==> flow/design.v <==
module encoder (
    input wire clk,
    input wire rst,
    input wire in7, in6, in5, in4, in3, in2, in1, in0,
    output wire out7, out6, out5, out4, out3, out2, out1, out0,
    output reg invert
);
    reg [7:0] prev_data;
    wire [7:0] data_in = {in7, in6, in5, in4, in3, in2, in1, in0};
    reg [7:0] data_out;
    assign {out7, out6, out5, out4, out3, out2, out1, out0} = data_out;
    integer i;
    integer hamming_distance;
    always @(posedge clk or posedge rst) begin
        if (rst) begin
            prev_data <= 8'b0;
            data_out <= 8'b0;
            invert <= 0;
        end else begin
            hamming_distance = 0;
            for (i = 0; i < 8; i = i + 1)
                if (data_in[i] != prev_data[i])
                    hamming_distance = hamming_distance + 1;
            if (hamming_distance > 4) begin
                data_out <= ~data_in;
                invert <= 1;
            end else begin
                data_out <= data_in;
                invert <= 0;
            end
            prev_data <= data_in;
        end
    end
endmodule
module decoder (
    input wire in7, in6, in5, in4, in3, in2, in1, in0,
    input wire invert,
    output wire out7, out6, out5, out4, out3, out2, out1, out0
);
    wire [7:0] data_in = {in7, in6, in5, in4, in3, in2, in1, in0};
    wire [7:0] data_out = invert ? ~data_in : data_in;
    assign {out7, out6, out5, out4, out3, out2, out1, out0} = data_out;
endmodule
module top (
    input wire clk,
    input wire rst,
    input wire select,  
    input wire in7,
    input wire in6,
    input wire in5,
    input wire in4,
    input wire in3,
    input wire in2,
    input wire in1,
    input wire in0,
    input wire invert_in,  
    output wire out7,
    output wire out6,
    output wire out5,
    output wire out4,
    output wire out3,
    output wire out2,
    output wire out1,
    output wire out0,
    output wire invert_out  
);
    wire [7:0] encoder_out, decoder_out;
    wire encoder_invert;
    encoder enc (
        .clk(clk),
        .rst(rst),
        .in7(in7), .in6(in6), .in5(in5), .in4(in4),
        .in3(in3), .in2(in2), .in1(in1), .in0(in0),
        .out7(encoder_out[7]), .out6(encoder_out[6]),
        .out5(encoder_out[5]), .out4(encoder_out[4]),
        .out3(encoder_out[3]), .out2(encoder_out[2]),
        .out1(encoder_out[1]), .out0(encoder_out[0]),
        .invert(encoder_invert)
    );
    decoder dec (
        .in7(in7), .in6(in6), .in5(in5), .in4(in4),
        .in3(in3), .in2(in2), .in1(in1), .in0(in0),
        .invert(invert_in),
        .out7(decoder_out[7]), .out6(decoder_out[6]),
        .out5(decoder_out[5]), .out4(decoder_out[4]),
        .out3(decoder_out[3]), .out2(decoder_out[2]),
        .out1(decoder_out[1]), .out0(decoder_out[0])
    );
    assign {out7, out6, out5, out4, out3, out2, out1, out0} = (select == 0) ? encoder_out : decoder_out;
    assign invert_out = (select == 0) ? encoder_invert : 1'b0;
endmodule
# ---- Tool chain data of top
# Tool output for the design above, in the order of the flow.
# Line numbers count from 1 in the design file above.
# Cell names lack the library's common part.
# The mark -- stands for no value.
dict set report design {
  top {top}
  clock_port {clk}
  library {sky130hd}
  lib_corner {tt_025C_1v80}
}

# ---- Word-level counts
# Counts by Yosys on the flattened word-level netlist (proc, flatten, opt, wreduce; memories kept). Register bits leave out memories and registers merged into their read ports (data or address); mux counts leave out enables and synchronous resets folded into registers. Print and check cells are left out. Cells with the same type and inputs are merged into one.
dict set report bits {
  reg_bits 17
  latchBits 0
  mem_bits_rw 0
  mem_bits_ro 0
  clocked_rd_ports_x_width 0
  memories 0
  input_bits 12
}
dict set report op_classes {
  n_addsub 7
  n_mul 0
  div 0
  n_cmp 1
  n_eq 8
  shift 0
  muxes 13
  bitwise 1
  n_reduce_logical 0
}
# operator n
set ops {}
lappend ops {{2-to-1 mux 32 bit} 7}
lappend ops {{adder 32 x 2 -> 32 bit (second input constant)} 6}
lappend ops {{> comparator 32 x 4 -> 1 bit (second input constant)} 1}
lappend ops {{2-to-1 mux 8 bit} 3}
lappend ops {{!= test 1 bit} 8}
lappend ops {{inverter 8 bit} 1}
lappend ops {{2-to-1 mux 1 bit} 3}
lappend ops {{adder 1 x 1 -> 2 bit (second input constant)} 1}

# ---- Longest topological paths
# Longest topological path by Yosys (ltp), each cell counted once; first at word level (registers and memories cut), then after technology mapping (sequential cells cut; the memories' decode and read muxes count).
dict set report depth {
  ltp_word 18
  ABC_AREA 0
  depth_mapped 21
  ltp_nobuf 21
}

# ---- Netlist
# The flow's flattened synthesis, as Yosys stat reports it; memories are mapped. The netlist is that of the ABC_AREA named above (0 if unset); the other value can give another one.
# Totals and module areas in this step are rounded.
# cell n type_area_um2
set types {}
lappend types {dfrtp_1 17 425.408}
lappend types {xnor2_1 27 236.477}
lappend types {ha_1 7 87.584}
lappend types {xor2_1 8 70.067}
lappend types {a21oi_1 11 55.053}
lappend types {xor2_2 3 48.797}
lappend types {nor2_1 12 45.043}
lappend types {nand2_1 10 37.536}
lappend types {a2111oi_4 1 27.526}
lappend types {a2bb2oi_4 1 26.275}
lappend types {a31oi_1 4 25.024}
lappend types {nand3_1 5 25.024}
lappend types {inv_1 6 22.522}
lappend types {xnor2_2 1 16.266}
lappend types {nand4_1 2 12.512}
lappend types {nor2b_1 2 12.512}
lappend types {clkbuf_1 3 11.261}
lappend types {mux2_2 1 11.261}
# Other cell types: 14; their cells: 14.
dict set report synth_totals {
  cell_count 135
  synth_area_mm2 0.00129
  seq_area_mm2 0.000425
  ff_cells 17
  n_buf 3
}
# By module: a second synthesis without flattening, with its own total; a netlist apart from the flattened one above.
dict set report hier_totals {
  hier_cells 136
  hier_area_mm2 0.00142
}
# Each row is one instance without its submodules.
# mod instances n_cells area_mm2 mod_seq_area_mm2
set by_module {}
lappend by_module {encoder 1 117 0.0012 0.000425}
lappend by_module {top 1 10 0.00014 0}
lappend by_module {decoder 1 9 0.0000813 0}

# ---- Timing after synthesis
# Path of least setup slack by OpenSTA after synthesis, without wires, with an ideal clock, recovery checks aside; 20% of the period is set as input and as output delay. Where synthesis merged equal registers, the netlist keeps one of their names.
dict set report synth_timing {
  kind {input to register}
  start {input in1}
  end {register enc.data_out[0]}
  period_ns 4.53
  input_delay_ns 0.906
  setup_ns 0.080
  launch_ns 0.906
  t_arrival_ns 4.457
  t_required_ns 4.450
  setup_slack_ns -0.007
  path_delay_ns 3.631
  stages 17
  path_buffers 0
  period_less_setup_slack_ns 4.537
}
# "path_delay_ns" = arrival - input delay + setup time.
# "stages" counts driving pins, that of a launching flip-flop among them; a cell with two outputs on the path counts twice.
# "period_less_setup_slack_ns" = period - worst setup slack (recovery checks aside). The figure is calculated, with input and output delays left at 20% of the set period.
# The rows between start and end are the longest chain of elaborated cells between them; the timing report does not say that the signal goes this way. Where chains are equally long, one stands for them.
# A line is the first line of the expression or statement that the cell stems from. Yosys adds cells for indexed reads and writes and turns some case tables into memories.
# At most two assigning lines are given for a register; there are more.
dict set report synth_between {
  cell_sequence {xnor2_1 -> ha_1 -> xor2_2 -> xor2_2 -> ha_1 -> nand2_1 -> nand2_1 -> ha_1 -> nor2_1 -> a31oi_1 -> ha_1 -> nand2_1 -> xnor2_1 -> nand2_1 -> a2111oi_4 -> a2bb2oi_4 -> xnor2_1}
  elab_chain_len 16
  cells_between 16
  cone_lines 3
  cone_classes {add/sub (6); compare (1); eq/ne (1); mux (8)}
}
# element line_no
set synth_rtl {}
lappend synth_rtl {{start: declaration} 54} ;# input wire in1,
lappend synth_rtl {{!= test 1 bit} 22} ;# if (data_in[i] != prev_data[i])
lappend synth_rtl {{2-to-1 mux 32 bit} 22}
lappend synth_rtl {{adder 32 x 2 -> 32 bit} 23} ;# hamming_distance = hamming_distance + 1;
lappend synth_rtl {{2-to-1 mux 32 bit} 22}
lappend synth_rtl {{adder 32 x 2 -> 32 bit} 23}
lappend synth_rtl {{2-to-1 mux 32 bit} 22}
lappend synth_rtl {{adder 32 x 2 -> 32 bit} 23}
lappend synth_rtl {{(+2 left out)} --}
lappend synth_rtl {{2-to-1 mux 32 bit} 22}
lappend synth_rtl {{adder 32 x 2 -> 32 bit} 23}
lappend synth_rtl {{2-to-1 mux 32 bit} 22}
lappend synth_rtl {{adder 32 x 2 -> 32 bit} 23}
lappend synth_rtl {{2-to-1 mux 32 bit} 22}
lappend synth_rtl {{> comparator 32 x 4 -> 1 bit} 24} ;# if (hamming_distance > 4) begin
lappend synth_rtl {{2-to-1 mux 8 bit} 24}
lappend synth_rtl {{end: assignment} 25} ;# data_out <= ~data_in;
lappend synth_rtl {{end: assignment} 28} ;# data_out <= data_in;
lappend synth_rtl {{end: declaration} 10} ;# reg [7:0] data_out;

# ---- Timing after layout
# From the final timing report of job 1: the path of least setup slack in the routed layout; clock arrival at registers is part of the times.
dict set report layout_timing {
  kind {input to register}
  start {input in3}
  end {register enc.data_out[5]}
  period_ns 7.12
  input_delay_ns 1.42
  setup_ns 0.08
  launch_ns 1.42
  t_arrival_ns 5.32
  t_required_ns 7.29
  setup_slack_ns 1.96
  stages 17
  path_buffers 2
}
# The rows between start and end are the longest chain of elaborated cells between them; the timing report does not say that the signal goes this way. Where chains are equally long, one stands for them.
# At most two assigning lines are given for a register; there are more.
dict set report layout_between {
  cell_sequence {clkdlybuf4s50_1 -> xor2_2 -> mux2_2 -> ha_1 -> nand2_1 -> nand2_1 -> ha_1 -> nor2_1 -> a31oi_2 -> ha_1 -> nand2_1 -> xnor2_2 -> nand2_1 -> a2111oi_4 -> a2bb2oi_4 -> buf_12 -> xnor2_1}
  elab_chain_len 12
  cells_between 12
  cone_lines 3
  cone_classes {add/sub (4); compare (1); eq/ne (1); mux (6)}
}
# element line_no
set layout_rtl {}
lappend layout_rtl {{start: declaration} 52} ;# input wire in3,
lappend layout_rtl {{!= test 1 bit} 22} ;# if (data_in[i] != prev_data[i])
lappend layout_rtl {{2-to-1 mux 32 bit} 22}
lappend layout_rtl {{adder 32 x 2 -> 32 bit} 23} ;# hamming_distance = hamming_distance + 1;
lappend layout_rtl {{2-to-1 mux 32 bit} 22}
lappend layout_rtl {{adder 32 x 2 -> 32 bit} 23}
lappend layout_rtl {{2-to-1 mux 32 bit} 22}
lappend layout_rtl {{adder 32 x 2 -> 32 bit} 23}
lappend layout_rtl {{2-to-1 mux 32 bit} 22}
lappend layout_rtl {{adder 32 x 2 -> 32 bit} 23}
lappend layout_rtl {{2-to-1 mux 32 bit} 22}
lappend layout_rtl {{> comparator 32 x 4 -> 1 bit} 24} ;# if (hamming_distance > 4) begin
lappend layout_rtl {{2-to-1 mux 8 bit} 24}
lappend layout_rtl {{end: assignment} 25} ;# data_out <= ~data_in;
lappend layout_rtl {{end: assignment} 28} ;# data_out <= data_in;
lappend layout_rtl {{end: declaration} 10} ;# reg [7:0] data_out;

# Stored flow runs of top (2 of them; Yosys, OpenROAD, sky130hd). They differ in their settings and are not a sequence. Constraints: input delay and output delay 20% of the set period each, output load 0.01 pF.
# "clock_period_reached_ns": clock period set for the run, less the worst setup slack. It is reckoned from that one timing run; input and output delays stay at 20% of the period that was set.
# "worst_path_time_ns" is the time allowed to the run's worst setup path (the clock period less input and output delay, where it has them) less its slack. Clock arrival times count: a late capture clock shortens it, a late launch clock lengthens it.
# Values from the reports are rounded here.
run="job 1" settings period_ns=7.12 CORE_UTILIZATION=24 SETUP_SLACK_MARGIN=1.7 PLACE_DENSITY_LB_ADDON=0.26 CORE_ASPECT_RATIO=1.95 CORE_MARGIN=4 GPL_TIMING_DRIVEN=1 CTS_CLUSTER_SIZE=54 SLEW_MARGIN=30 MAX_ROUTING_LAYER="met4" CAP_MARGIN=20
run="job 1" results worst_path_time_ns=3.73 worst_path_kind="input to register" final_setup_tns_ns=0.000 setup_worst_slack_ns=1.96 total_die_area_mm2=0.0067 yosys.chip_area_mm2=0.00129 final_stdcell_area_mm2=0.00173 clock_period_reached_ns=5.156
run="job 2" settings period_ns=3.89 CORE_UTILIZATION=51 PLACE_DENSITY_LB_ADDON=0.3 CORE_ASPECT_RATIO=1.13 CORE_MARGIN=7 CAP_MARGIN=5 SLEW_MARGIN=40 MIN_ROUTING_LAYER="met1"
run="job 2" outcome="unfinished; error DPL-0033 in routing"
